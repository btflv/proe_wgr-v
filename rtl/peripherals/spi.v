==> flow/design.v <==
`default_nettype none
`timescale 1ns / 1ns
module fifo #(
  parameter DATA_WIDTH = 8,
  parameter DEPTH      = 16
  ) (
    input  wire                  clk,
    input  wire                  rst_n,
    input  wire                  wr_en,
    input  wire                  rd_en,
    output wire                  empty,
    output wire                  full,
    input  wire [DATA_WIDTH-1:0] din,
    output wire [DATA_WIDTH-1:0] dout
  );
  localparam ADDR_WIDTH = $clog2(DEPTH);
  reg [ADDR_WIDTH  :0]    rd_ptr;
  reg [ADDR_WIDTH  :0]    wr_ptr;
  reg [DATA_WIDTH-1:0] mem[0:DEPTH-1];
  reg wr_en_prev;
  reg rd_en_prev;
  wire [ADDR_WIDTH: 0] next_wr;
  assign empty   = (rd_ptr  == wr_ptr);
  assign full    = (wr_ptr[ADDR_WIDTH]     != rd_ptr[ADDR_WIDTH]) &&
                   (wr_ptr[ADDR_WIDTH-1:0] == rd_ptr[ADDR_WIDTH-1:0]);
  assign next_wr = (wr_ptr   + 1);
  always @(posedge clk or negedge rst_n)
  begin
    if (!rst_n)
    begin
      wr_ptr <= 0;
      rd_ptr <= 0;
      wr_en_prev <= 0;
      rd_en_prev <= 0;
    end
    else
    begin
      wr_en_prev <= wr_en;
      rd_en_prev <= rd_en;
      if (wr_en && !wr_en_prev && !full)
      begin
        mem[wr_ptr[ADDR_WIDTH - 1: 0]] <= din;
        wr_ptr <= next_wr;
      end
      if (rd_en && !rd_en_prev && !empty)
      begin
        rd_ptr <= rd_ptr + 1;
      end
    end
  end
  assign dout = empty ? {DATA_WIDTH{1'b0}} : mem[rd_ptr[ADDR_WIDTH - 1 : 0]];
endmodule
`default_nettype none
`timescale 1ns / 1ns
module spi #(
  parameter FIFO_TX_DEPTH = 8,
  parameter FIFO_RX_DEPTH = 8
) (
  input  wire        clk,
  input  wire        rst_n,
  input  wire [ 7:0] address,
  input  wire [31:0] write_data,
  output wire [31:0] read_data,
  input  wire        we,
  input  wire        re,
  output reg         spi_clk,
  output reg         spi_mosi,
  input  wire        spi_miso,
  output wire        spi_cs
);
  localparam CTRL_OFFSET     = 8'h00;
  localparam CLK_OFFSET      = 8'h04;
  localparam STATUS_OFFSET   = 8'h08;
  localparam TX_OFFSET       = 8'h0C;
  localparam RX_OFFSET       = 8'h10;
  localparam CS_OFFSET       = 8'h14;
  localparam STATE_IDLE      = 2'd0;
  localparam STATE_LOAD      = 2'd1;
  localparam STATE_LOAD_WAIT = 2'd2;
  localparam STATE_TRANSFER  = 2'd3;
  reg [15:0] spi_clk_div;
  reg [15:0] new_spi_clk_div;
  reg [16:0] clk_counter;
  reg [ 7:0] tx_shift;
  reg [ 7:0] rx_shift;
  reg [ 7:0] rx_fifo_din;
  reg [ 1:0] state;
  reg [ 3:0] bit_cnt;
  reg [ 1:0] spi_ctrl;
  reg tx_fifo_rd_en;
  reg rx_fifo_wr_en;
  reg rx_fifo_rd_en;
  reg read_flag;
  reg spi_clk_en;
  reg active;
  reg cs;
  reg cs_gen;
  reg cs_manual;
  reg cs_manual_next;
  wire [8:0] tx_fifo_din;
  wire [8:0] tx_fifo_dout;
  wire [7:0] rx_fifo_dout;
  wire [7:0] status_bits;
  wire clk_div_zero;
  wire spi_busy;
  wire spi_ready;
  wire tx_fifo_wr_en;
  wire tx_fifo_empty;
  wire tx_fifo_full;
  wire rx_fifo_empty;
  wire rx_fifo_full;
  wire fifo_full;
  assign clk_div_zero     = (~|spi_clk_div);
  assign spi_busy         = (state != STATE_IDLE);
  assign fifo_full        = rx_fifo_full | tx_fifo_full;
  assign spi_ready        = !spi_busy & tx_fifo_empty & rx_fifo_empty;
  assign status_bits      = {clk_div_zero, fifo_full, spi_ready, spi_busy, rx_fifo_full, rx_fifo_empty, tx_fifo_full, tx_fifo_empty};
  assign tx_fifo_din[8:0] = write_data[8:0];
  assign tx_fifo_wr_en    = we && (address[7:0] == TX_OFFSET);
  assign spi_cs           = cs_gen ? cs : cs_manual;
  fifo #(
    .DATA_WIDTH (9),
    .DEPTH      (FIFO_TX_DEPTH)
  ) spi_tx_fifo (
    .clk   (clk),
    .rst_n (rst_n),
    .wr_en (tx_fifo_wr_en),
    .rd_en (tx_fifo_rd_en),
    .din   (tx_fifo_din),
    .dout  (tx_fifo_dout),
    .empty (tx_fifo_empty),
    .full  (tx_fifo_full)
  );
  fifo #(
    .DATA_WIDTH (8),
    .DEPTH      (FIFO_RX_DEPTH)
  ) spi_rx_fifo (
    .clk   (clk),
    .rst_n (rst_n),
    .wr_en (rx_fifo_wr_en),
    .rd_en (rx_fifo_rd_en),
    .din   (rx_fifo_din),
    .dout  (rx_fifo_dout),
    .empty (rx_fifo_empty),
    .full  (rx_fifo_full)
  );
  assign read_data = (address[7:0] == CTRL_OFFSET)   ? {30'd0, cs_gen, active} :
                     (address[7:0] == CLK_OFFSET)    ? {16'd0,    spi_clk_div} :
                     (address[7:0] == STATUS_OFFSET) ? {24'd0,    status_bits} :
                     (address[7:0] == RX_OFFSET)     ? {24'd0,   rx_fifo_dout} :
                     (address[7:0] == CS_OFFSET)     ? {31'd0,      cs_manual} :
                     32'd0;
  always @(posedge clk or negedge rst_n)
  begin
    if (!rst_n)
    begin
      clk_counter <= 16'b0;
      spi_clk_en <= 1'b0;
    end
    else
    begin
      if (state == STATE_LOAD)
      begin
        clk_counter <= 16'b1;
        spi_clk_en <= 1'b0;
      end
      else if (clk_counter >= {spi_clk_div[15: 0], ~|spi_clk_div})
      begin
        clk_counter <= 16'b1;
        spi_clk_en <= 1'b1;
      end
      else
      begin
        clk_counter <= clk_counter + 16'b1;
        spi_clk_en <= 1'b0;
      end
    end
  end
  always @(posedge clk or negedge rst_n)
  begin
    if (!rst_n)
    begin
      state         <= STATE_IDLE;
      cs            <= 1'b1;
      cs_manual     <= 1'b1;
      spi_clk       <= 1'b0;
      bit_cnt       <= 4'b0;
      tx_shift      <= 8'b0;
      rx_shift      <= 8'b0;
      read_flag     <= 1'b0;
      tx_fifo_rd_en <= 1'b0;
      rx_fifo_wr_en <= 1'b0;
      spi_mosi      <= 1'b0;
    end
    else
    begin
      tx_fifo_rd_en <= 1'b0;
      rx_fifo_wr_en <= 1'b0;
      case (state)
        STATE_IDLE:
        begin
          cs_manual <= cs_manual_next;
          cs      <= 1'b1;
          spi_clk <= 1'b0;
          bit_cnt <= 4'b0;
          if (active && !tx_fifo_empty)
          begin
            cs            <= 1'b0;
            tx_shift      <= tx_fifo_dout[7:0];
            tx_fifo_rd_en <= 1'b0;
            state         <= STATE_LOAD;
          end
        end
        STATE_LOAD:
        begin
          tx_fifo_rd_en <= 1'b1;
          state         <= STATE_LOAD_WAIT;
          cs            <= 1'b0;
        end
        STATE_LOAD_WAIT:
        begin
          tx_shift      <= tx_fifo_dout[7:0];
          read_flag     <= tx_fifo_dout[8];
          tx_fifo_rd_en <= 1'b0;
          rx_shift      <= 8'd0;
          bit_cnt       <= 4'b0;
          spi_clk       <= 1'b0;
          spi_mosi      <= tx_fifo_dout[7];
          state         <= STATE_TRANSFER;
        end
        STATE_TRANSFER:
        begin
          if (spi_clk_en)
          begin
            if (spi_clk == 0)
            begin
              spi_clk <= 1'b1;
              if (bit_cnt <= 3'd7)
              begin
                rx_shift[3'd7 - bit_cnt[2:0]] <= spi_miso;
              end
            end
            else
            begin
              spi_clk <= 1'b0;
              if (bit_cnt < 3'd7)
              begin
                bit_cnt  <= bit_cnt + 4'b1;
                spi_mosi <= tx_shift[3'd6 - bit_cnt[2: 0]];
              end
              else
              begin
                if (read_flag)
                begin
                  rx_fifo_din   <= rx_shift;
                  rx_fifo_wr_en <= 1'b1;
                end
                if (!tx_fifo_empty)
                begin
                  state <= STATE_LOAD;
                end
                else
                begin
                  cs     <= 1'b1;
                  state  <= STATE_IDLE;
                end
              end
            end
          end
          else
            state <= STATE_TRANSFER;
        end
        default:
          state <= STATE_IDLE;
      endcase
    end
  end
  always @(posedge clk or negedge rst_n)
  begin
    if (!rst_n)
    begin
      active          <= 1'b1;
      cs_manual_next  <= 1'b1;
      cs_gen          <= 1'b1;
      spi_clk_div     <= 16'd0;
      new_spi_clk_div <= 16'd0;
    end
    else if (we)
    begin
      case (address[7:0])
        CTRL_OFFSET:
        begin
          active   <= write_data[0];
          cs_gen   <= write_data[1];
        end
        CLK_OFFSET:
        begin
          new_spi_clk_div <= write_data;
        end
        CS_OFFSET:
        begin
          cs_manual_next <= ~write_data[0];
        end
        default : ;
      endcase
    end
    else if (spi_ready)
      spi_clk_div <= new_spi_clk_div;
  end
endmodule
# From RTL to reports: spi
# What the tools print for spi, step after step.
# Line numbers count from 1 in the design file above.
# Cell names lack the library's common part.
# Not given: n/a
[inputs]
design = "spi"
clock_port = "clk"
library = "sky130hd"
lib_corner = "tt_025C_1v80"

# Elaborated design
# Source: Yosys, flattened and elaborated. Widths are those after wreduce. Registers that Yosys merges into a memory's read port (data or address) are not register bits. Print and check cells do not count.
[bits]
reg_bits = 246
word_cells = 234
[classes]
n_addsub = 9
n_cmp = 3
eq_ne = 52
shifts = 3
muxes = 49
bitwise = 10
reduce_and_logical = 65
[ops]
columns = ["cell", "count"]
rows = [
  ["9-bit parallel mux with 8-bit select", 1],
  ["8-bit parallel mux with 8-bit select", 1],
  ["8-bit two-way mux", 7],
  ["3-bit == test (second input constant)", 16],
  ["3-bit AND reduction", 16],
  ["17-bit two-way mux", 2],
  ["8-bit parallel mux with 2-bit select", 2],
  ["16-bit two-way mux", 2],
  ["3-bit by 2-bit == test with 1-bit output (second input constant)", 8],
  ["1-bit two-way mux", 21],
  ["4-bit by 1-bit adder with 4-bit output (second input constant)", 5],
  ["17-bit by 1-bit adder with 17-bit output (second input constant)", 1],
  ["17-bit greater-or-equal comparator", 1],
  ["16-bit OR reduction", 1],
  ["4-bit AND reduction", 4],
  ["8-bit by 4-bit == test with 1-bit output (second input constant)", 2],
  ["8-bit by 5-bit == test with 1-bit output (second input constant)", 2],
  ["2-bit != test (second input constant)", 7],
  ["1-bit logical AND", 12],
  ["2-bit AND reduction", 6],
  ["3-bit by 1-bit == test with 1-bit output (second input constant)", 4],
  ["3-bit logical NOT", 4],
  ["4-bit two-way mux", 3],
  ["1-bit logical NOT", 10],
  ["9-bit two-way mux", 1],
  ["1-bit by 4-bit variable shift with 8-bit output", 1],
  ["1-bit by 4-bit variable shift with 8-bit output (first input constant)", 1],
  ["2-bit nonzero test", 4],
]
# Not listed: further kinds 31, cells in them 46.

# Depth
# Yosys ltp: most cells in a row. Word level: on the elaborated netlist, between registers, memories and ports. Mapped: between sequential cells and ports; inverters and the memories' decode and read muxes count.
[depth]
word_depth = 10
abc_area = 0
mapped_depth = 9
ltp_nobuf = 8

# After synthesis
# Source: synth_stat.txt of the flow (Yosys; design flattened, memories mapped). It holds for the ABC_AREA given above (unset counts as 0); a run with the other value may have another netlist.
[types]
columns = ["cell", "count", "type_area_um2"]
rows = [
  ["edfxtp_1", 88, 2.64E+03],
  ["dfrtp_1", 92, 2.3E+03],
  ["mux2_2", 42, 472.954],
  ["ha_1", 35, 437.92],
  ["nor3_1", 36, 180.173],
  ["a21oi_1", 31, 155.149],
  ["o21ai_0", 30, 150.144],
  ["xnor2_1", 17, 148.893],
  ["dfstp_2", 5, 131.376],
  ["buf_4", 17, 127.622],
  ["inv_1", 34, 127.622],
  ["nand2_1", 34, 127.622],
  ["nor2_1", 32, 120.115],
  ["xor2_1", 13, 113.859],
  ["and3_1", 16, 100.096],
  ["a22oi_1", 13, 97.594],
  ["a221oi_1", 10, 87.584],
  ["nand4_1", 12, 75.072],
]
# Not listed: further types 41, cells in them 132.
[synth_totals]
mapped_cells = 689
yosys_area_um2 = 8567.0
flip_flops = 185
# The figures by module come from a second, unflattened synthesis with its own total; it is not the netlist above.
[unflattened]
hier_cells = 879
area_unflattened_um2 = 11317.1
# Rows give one instance, submodules left out.
[modules]
columns = ["module", "n_inst", "n_cells", "mod_area_um2", "mod_seq_area_um2"]
rows = [
  ["spi", 1, 476, 4852.2, 2298.5],
  ["fifo", 1, 210, 3393.3, 2412.3],
  ["fifo", 1, 193, 3071.7, 2172.1],
]

# Worst setup path after synthesis
# Path of least setup slack by OpenSTA after synthesis, without wires, with an ideal clock, recovery checks aside; 20% of the period is set as input and as output delay. Where synthesis merged equal registers, the netlist keeps one of their names.
[synth_timing]
path_type = "input-to-output"
start = "in address[1]"
end = "out read_data[1]"
period_ns = 3.58
output_delay_ns = 0.716
t_first_pin_ns = 0.716
t_arrival_ns = 2.168
required_time_ns = 2.864
slack_ns = 0.696
delay_ns = 1.452
stages = 5
path_buffers = 1
synth_period_reached_ns = 2.884
# "delay_ns" is the arrival time less input delay plus setup time.
# A path that ends at an output port has no setup time.
# "stages": output pins that drive a net of the path, with the launching flip-flop's if there is one; two outputs of one cell count as two.
# "synth_period_reached_ns" is the clock period less the worst setup slack; recovery checks do not enter. This is arithmetic on one report: input and output delays are still those of the set period (20% each).
# The rows between start and end are the longest chain of elaborated cells between them; the timing report does not say that the signal goes this way. Where chains are equally long, one stands for them.
# Each line given opens the expression or statement behind the cell; cells for indexed reads and writes are added by Yosys, which also makes memories of some case tables.
[synth_between]
cell_sequence = "or4b_2 clkbuf_1 nor2_1 a21oi_1 o21ai_0"
elab_chain_len = 5
[synth_rtl]
columns = ["item", "line", "rtl"]
rows = [
  ["start: declaration", 61, "input  wire [ 7:0] address,"],
  ["8-bit by 5-bit == test with 1-bit output", 150, "(address[7:0] == RX_OFFSET)     ? {24'd0,   rx_fifo_dout} :"],
  ["8-bit two-way mux", 150, ""],
  ["8-bit two-way mux", 149, "(address[7:0] == STATUS_OFFSET) ? {24'd0,    status_bits} :"],
  ["16-bit two-way mux", 148, "(address[7:0] == CLK_OFFSET)    ? {16'd0,    spi_clk_div} :"],
  ["16-bit two-way mux", 147, "assign read_data = (address[7:0] == CTRL_OFFSET)   ? {30'd0, cs_gen, active} :"],
  ["end: declaration", 63, "output wire [31:0] read_data,"],
]

# Timing after layout
# From the final timing report of job 2: the path of least setup slack in the routed layout; clock arrival at registers is part of the times.
[layout_timing]
path_type = "reg-to-output"
start = "reg spi_rx_fifo.wr_ptr[1]"
end = "out read_data[7]"
period_ns = 2.48
output_delay_ns = 0.50
t_first_pin_ns = 0.43
t_arrival_ns = 2.14
required_time_ns = 1.98
slack_ns = -0.16
stages = 11
path_buffers = 3
# The rows between start and end are the longest chain of elaborated cells between them; the timing report does not say that the signal goes this way. Where chains are equally long, one stands for them.
[layout_between]
cell_sequence = "dfrtp_1 inv_2 ha_4 nor3b_2 buf_4 nor2_4 and3_4 buf_4 a221oi_2 a21oi_1 buf_2"
elab_chain_len = 6
[layout_rtl]
columns = ["item", "line", "rtl"]
rows = [
  ["start: declaration", 18, "reg [ADDR_WIDTH  :0]    wr_ptr;"],
  ["start: assignment", 31, "wr_ptr <= 0;"],
  ["start: assignment", 43, "wr_ptr <= next_wr;"],
  ["4-bit == test", 23, "assign empty   = (rd_ptr  == wr_ptr);"],
  ["8-bit two-way mux", 51, "assign dout = empty ? {DATA_WIDTH{1'b0}} : mem[rd_ptr[ADDR_WIDTH - 1 : 0]];"],
  ["8-bit two-way mux", 150, "(address[7:0] == RX_OFFSET)     ? {24'd0,   rx_fifo_dout} :"],
  ["8-bit two-way mux", 149, "(address[7:0] == STATUS_OFFSET) ? {24'd0,    status_bits} :"],
  ["16-bit two-way mux", 148, "(address[7:0] == CLK_OFFSET)    ? {16'd0,    spi_clk_div} :"],
  ["16-bit two-way mux", 147, "assign read_data = (address[7:0] == CTRL_OFFSET)   ? {30'd0, cs_gen, active} :"],
  ["end: declaration", 63, "output wire [31:0] read_data,"],
]

Hand-over note for spi

Below are 2 stored runs of the flow (Yosys, OpenROAD; platform sky130hd) on spi, each with its settings and what was measured, unordered. Constraints: input delay and output delay 20% of the set period each, output load 0.01 pF.
By "achieved_period_ns" is meant the clock period of the run minus its worst setup slack. This is arithmetic on one report: input and output delays are still those of the set period (20% each).
"worst_setup_path_time_ns": the worst setup path's part of the clock period (all of it between registers, 20% less for each end at a port) less its slack. A launch clock that arrives late makes it longer, a capture clock that arrives late makes it shorter.
By "power_mw" is meant OpenSTA's value without simulated activity: inputs other than the clock are taken to toggle once in ten clock periods, and the tool carries that through the logic.

# job 1
==> flow/run.sh <==
#!/bin/bash
# the make line also repeats the synthesis and layout settings of config.mk as NAME=value (left out here)
make -C /OpenROAD-flow-scripts/flow DESIGN_CONFIG=/design/flow/config.mk WORK_HOME=/design/flow/orfs CLKGATE_MAP_FILE= finish
==> flow/config.mk <==
export PLATFORM = sky130hd
export DESIGN_NAME = spi
export DESIGN_NICKNAME = spi
export VERILOG_FILES = /design/flow/design.v
export SDC_FILE = /design/flow/constraint.sdc
export NUM_CORES = 4
export LEC_CHECK = 0
export CAP_MARGIN = 20
export CELL_PAD_IN_SITES_GLOBAL_PLACEMENT = 3
export CORE_MARGIN = 2
export CORE_UTILIZATION = 63
export GPL_TIMING_DRIVEN = 1
export HOLD_SLACK_MARGIN = 0.02
export PLACE_DENSITY = 0.5
export SLEW_MARGIN = 15
==> flow/constraint.sdc <==
create_clock -name core_clock -period 3.04 [get_ports {clk}]
set_input_delay 0.6080 -clock core_clock [delete_from_list [all_inputs] [get_ports {clk}]]
set_output_delay 0.6080 -clock core_clock [all_outputs]
set_load 0.01 [all_outputs]

==> job 1: results <==
outcome="did not finish, placement stopped with GPL-0301"

# job 2
==> flow/run.sh <==
#!/bin/bash
# the make line also repeats the synthesis and layout settings of config.mk as NAME=value (left out here)
make -C /OpenROAD-flow-scripts/flow DESIGN_CONFIG=/design/flow/config.mk WORK_HOME=/design/flow/orfs CLKGATE_MAP_FILE= finish
==> flow/config.mk <==
export PLATFORM = sky130hd
export DESIGN_NAME = spi
export DESIGN_NICKNAME = spi
export VERILOG_FILES = /design/flow/design.v
export SDC_FILE = /design/flow/constraint.sdc
export NUM_CORES = 4
export LEC_CHECK = 0
export CAP_MARGIN = 20
export CELL_PAD_IN_SITES_GLOBAL_PLACEMENT = 0
export CORE_MARGIN = 2
export CORE_UTILIZATION = 53
export CTS_CLUSTER_DIAMETER = 142
export MAX_ROUTING_LAYER = met4
export PLACE_DENSITY = 0.71
export SETUP_SLACK_MARGIN = 0.69
export SLEW_MARGIN = 20
export TNS_END_PERCENT = 100
==> flow/constraint.sdc <==
create_clock -name core_clock -period 2.48 [get_ports {clk}]
set_input_delay 0.4960 -clock core_clock [delete_from_list [all_inputs] [get_ports {clk}]]
set_output_delay 0.4960 -clock core_clock [all_outputs]
set_load 0.01 [all_outputs]

==> job 2: results <==
fin_tns_ns=-0.641
util_frac=0.756
achieved_period_ns=2.636
die_area_um2=17197.7
ws_setup_ns=-0.156
worst_setup_path_time_ns=2.14
path_kind="reg-to-output"
power_mw=10.902
final_stdcell_area_um2=11970.2
synthArea_um2=8567.0

End of note.
